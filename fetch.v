==> flow/design.v <==
module fetch (clock, pc_out, rw, stall, address, access_size, i_mem_enable, pc_effective, do_branch);
input wire clock;
input wire stall;
input wire [31:0] pc_effective;
input wire do_branch;
output reg [31:0] pc_out;
output reg rw;
output reg [31:0] address;
output reg [1:0] access_size;
output reg i_mem_enable;
reg [31:0] pc;
parameter base_addr = 32'h80020000;
parameter word_size = 2'b00;     
always @(stall, pc)
begin
    case(stall)
        1'b0: i_mem_enable <= 1;
        1'b1: i_mem_enable <= 0;
    endcase
    access_size <= word_size;
    rw <= 1;
    address <= pc;
end
always @(posedge clock)
begin
    case(stall)
        1'b0: begin
            case(do_branch)
                1'b0: begin
                    pc <= pc + 32'h4;
                    pc_out <= pc;
                end
                1'b1: begin
                    pc <= pc_effective;
                    pc_out <= 32'h0;
                end
                default: begin
                    pc <= pc + 32'h4;
                    pc_out <= pc;
                end
            endcase
        end
        1'b1: begin
            case(do_branch)
                1'b0: begin
                    pc <= pc;
                    pc_out <= pc;
                end
                1'b1: begin 
                    pc <= pc_effective;
                    pc_out <= 32'h0;
                end
            endcase
        end
    endcase
end
endmodule
Reports on fetch
Tool output for the design above, in the order of the flow. Lines are those of the file above, counted from 1. Operators carry their Yosys type and port widths (W data, S select, Z words). Library cell names are shortened. The mark -- stands for no value.

Design top: fetch. Clock input: clock. Standard-cell library: sky130hd. Library corner: tt_025C_1v80.

Word level
Counts by Yosys on the flattened word-level netlist (proc, flatten, opt, wreduce; memories kept). Register bits leave out memories and registers merged into their read ports (data or address). Print and check cells are left out. Cells with the same type and inputs are merged into one.

The entry for magnitude comparators reads 0. Under multiply operators stands 0. The entry for add/subtract/negate cells reads 1. Shift operators: 0. Under mux-type cells stands 5. Eq/ne operators: 1. The figure for reduce/logical cells is 0. Divide/modulo/power cells: 0. For bitwise operators the number is 2.

Operators with widths (number): $pmux W32 S2 (3); $add A32 B3 Y32 const B (1); $mux W32 (1); $not A1 Y1 (2); $ne A2 B2 Y1 const B (1); $pmux W1 S2 (1).

Under word-level cells stands 11. Latch bits: 0. The figure for ROM bits is 0. Input port bits: 35. Under clocked read ports x word width stands 0. The figure for output and inout port bits is 68. The figure for memory bits (writable) is 0. For register bits after elaboration the number is 64. The entry for memories reads 0.

Logic depth
Longest topological path by Yosys (ltp), each cell counted once; first at word level (registers and memories cut), then after technology mapping (sequential cells cut; the memories' decode and read muxes count).

The entry for depth after elaboration reads 3. For ABC_AREA the number is 0. For depth in mapped cells the number is 7. For depth with buffers taken out the number is 5.

Netlist
Source: synth_stat.txt of the flow (Yosys; design flattened, memories mapped). It holds for the ABC_AREA given above (unset counts as 0); a run with the other value may have another netlist. Totals and module areas in this step are rounded.

Cell types (number): edfxtp_1 (32); dfxtp_1 (32); nor2b_1 (29); nand2_1 (27); or4_1 (13); a31oi_1 (15); o31ai_1 (12); nor2_1 (20); and4_1 (6); xnor2_1 (6); xor2_1 (6); nand4_1 (8); clkbuf_1 (12); nand3_1 (9); o21ai_1 (8); buf_4 (5); o21ai_0 (7); and3_1 (4).

Not listed: further types 13, cells in them 22.

The figure for flip-flops is 64. Standard cells after synthesis: 273. The figure for chip area (Yosys) is 2810 µm².

Worst setup path after synthesis
Path of least setup slack by OpenSTA after synthesis, without wires, with an ideal clock, recovery checks aside; 20% of the period is set as input and as output delay. Where synthesis merged equal registers, the netlist keeps one of their names.

Path type: input port to flip-flop. From: input port do_branch. To: register pc[10]. Under delay of the path stands 1463 ps. The entry for clock period reads 3020 ps. The figure for input delay is 604 ps. Under time at the first pin stands 604 ps. Driving pins on the path: 2. The figure for slack is 954 ps. The figure for required time is 2628 ps. The entry for setup time reads 392 ps. The figure for data arrival time is 1675 ps. For synthesis period reached the number is 2066 ps.

"delay of the path" is the arrival time less input delay plus setup time. "driving pins on the path" counts driving pins, that of a launching flip-flop among them; a cell with two outputs on the path counts twice. "synthesis period reached" = period - worst setup slack (recovery checks aside). The figure is calculated, with input and output delays left at 20% of the set period. Between the ends stands the longest chain of elaborated cells between them, by number of cells; it is not shown to be the way that was timed. Of several equally long chains one is given. A line is the first line of the expression or statement that the cell stems from. Yosys adds cells for indexed reads and writes and turns some case tables into memories. A register here has more assigning lines than the two given. Only ways into the end's enable, where the timed path ends, are counted here.

Cells stage by stage: clkbuf_1 > nand2b_1. For cells in the longest elaborated chain the number is 2.

RTL lines, path post-synthesis: start, declared (RTL line 5) `input wire do_branch;`; $not A1 Y1 (RTL line 28) `case(do_branch)`; $ne A2 B2 Y1; end, assigned (RTL line 30) `pc <= pc + 32'h4;`; end, assigned (RTL line 34) `pc <= pc_effective;`; end, declared (RTL line 11) `reg [31:0] pc;`.

Worst path after layout
From the final timing report of job 1: the path of least setup slack in the routed layout; clock arrival at registers is part of the times. The report prints the path's times to 10 ps; the period is as set.

Path type: flip-flop to flip-flop. From: register pc[10]. To: register pc[31]. The figure for required time is 1500 ps. Driving pins on the path: 6. The entry for clock period reads 1330 ps. The figure for data arrival time is 1880 ps. Under time at the first pin stands 330 ps. The entry for setup time reads 150 ps. The figure for slack is -370 ps.

Between the ends stands the longest chain of elaborated cells between them, by number of cells; it is not shown to be the way that was timed. Of several equally long chains one is given. A register here has more assigning lines than the two given.

Cells stage by stage: edfxtp_1 > and4_4 > nand3_4 > buf_12 > or4_1 > a31oi_1. For cells in the longest elaborated chain the number is 3.

RTL lines, path post-layout: start, declared (RTL line 11) `reg [31:0] pc;`; start, assigned (RTL line 30) `pc <= pc + 32'h4;`; start, assigned (RTL line 34) `pc <= pc_effective;`; $add A32 B3 Y32 (RTL line 30); $pmux W32 S2 (RTL line 28) `case(do_branch)`; $pmux W32 S2 (RTL line 26) `case(stall)`; end, assigned (RTL line 30); end, assigned (RTL line 34); end, declared (RTL line 11).

Subject: flow runs of fetch

Hi,

Module fetch, platform sky130hd: 2 stored runs of the flow (Yosys, OpenROAD) with differing settings, in no particular order. Input and output delays are each 20% of the period that was set; the output load is 0.01 pF. "achieved period": clock period set for the run, less the worst setup slack. It is reckoned from that one timing run; input and output delays stay at 20% of the period that was set. "time on the worst setup path" means the part of the period allowed to the worst setup path (the constraints hold back 20% at inputs and 20% at outputs) less its slack; where the path has registers, the arrival times of their clocks count too. By "total power after layout" is meant OpenSTA's value without simulated activity: inputs other than the clock are taken to toggle once in ten clock periods, and the tool carries that through the logic. "time on the worst setup path" is given in steps of 10 ps. The measured numbers are rounded.

Files of job 1:
==> flow/run.sh <==
#!/bin/bash
# the make line also repeats the synthesis and layout settings of config.mk as NAME=value (left out here)
make -C /OpenROAD-flow-scripts/flow DESIGN_CONFIG=/design/flow/config.mk WORK_HOME=/design/flow/orfs CLKGATE_MAP_FILE= finish
==> flow/config.mk <==
export PLATFORM = sky130hd
export DESIGN_NAME = fetch
export DESIGN_NICKNAME = fetch
export VERILOG_FILES = /design/flow/design.v
export SDC_FILE = /design/flow/constraint.sdc
export NUM_CORES = 4
export LEC_CHECK = 0
export CAP_MARGIN = 20
export CORE_MARGIN = 2
export CORE_UTILIZATION = 40
export SLEW_MARGIN = 20
==> flow/constraint.sdc <==
create_clock -name core_clock -period 1.33 [get_ports {clock}]
set_input_delay 0.2660 -clock core_clock [delete_from_list [all_inputs] [get_ports {clock}]]
set_output_delay 0.2660 -clock core_clock [all_outputs]
set_load 0.01 [all_outputs]

Results of job 1. The chip area after synthesis (Yosys) is 2810 µm². The measured utilization of the finished layout is 74.6 %. The smallest hold slack is 501 ps. The final setup TNS reads -7150 ps. The time on the worst setup path is 1700 ps. Worst setup path type: flip-flop to flip-flop. For the achieved period the run shows 1703 ps. The total power after layout reads 5450 µW. The worst setup slack after layout stands at -373 ps. The full die area stands at 7710 µm². The standard-cell area after layout stands at 5070 µm².

Files of job 2:
==> flow/run.sh <==
#!/bin/bash
# the make line also repeats the synthesis and layout settings of config.mk as NAME=value (left out here)
make -C /OpenROAD-flow-scripts/flow DESIGN_CONFIG=/design/flow/config.mk WORK_HOME=/design/flow/orfs CLKGATE_MAP_FILE= finish
==> flow/config.mk <==
export PLATFORM = sky130hd
export DESIGN_NAME = fetch
export DESIGN_NICKNAME = fetch
export VERILOG_FILES = /design/flow/design.v
export SDC_FILE = /design/flow/constraint.sdc
export NUM_CORES = 4
export LEC_CHECK = 0
export ABC_AREA = 1
export CAP_MARGIN = 20
export CORE_ASPECT_RATIO = 1.14
export CORE_MARGIN = 8
export CORE_UTILIZATION = 63
export GPL_TIMING_DRIVEN = 1
export HOLD_SLACK_MARGIN = 0.16
export PLACE_DENSITY_LB_ADDON = 0.21
export SETUP_SLACK_MARGIN = 0.03
export SLEW_MARGIN = 20
==> flow/constraint.sdc <==
create_clock -name core_clock -period 3.57 [get_ports {clock}]
set_input_delay 0.7140 -clock core_clock [delete_from_list [all_inputs] [get_ports {clock}]]
set_output_delay 0.7140 -clock core_clock [all_outputs]
set_load 0.01 [all_outputs]

Results of job 2. The smallest hold slack is 492 ps. The chip area after synthesis (Yosys) is 3210 µm². The total power after layout reads 1950 µW. The measured utilization of the finished layout is 91.4 %. The time on the worst setup path is 1820 ps. Worst setup path type: input port to flip-flop. For the achieved period the run shows 2534 ps. The final setup TNS reads 0 ps. The full die area stands at 7640 µm². The standard-cell area after layout stands at 4450 µm². The worst setup slack after layout stands at 1040 ps.

Regards
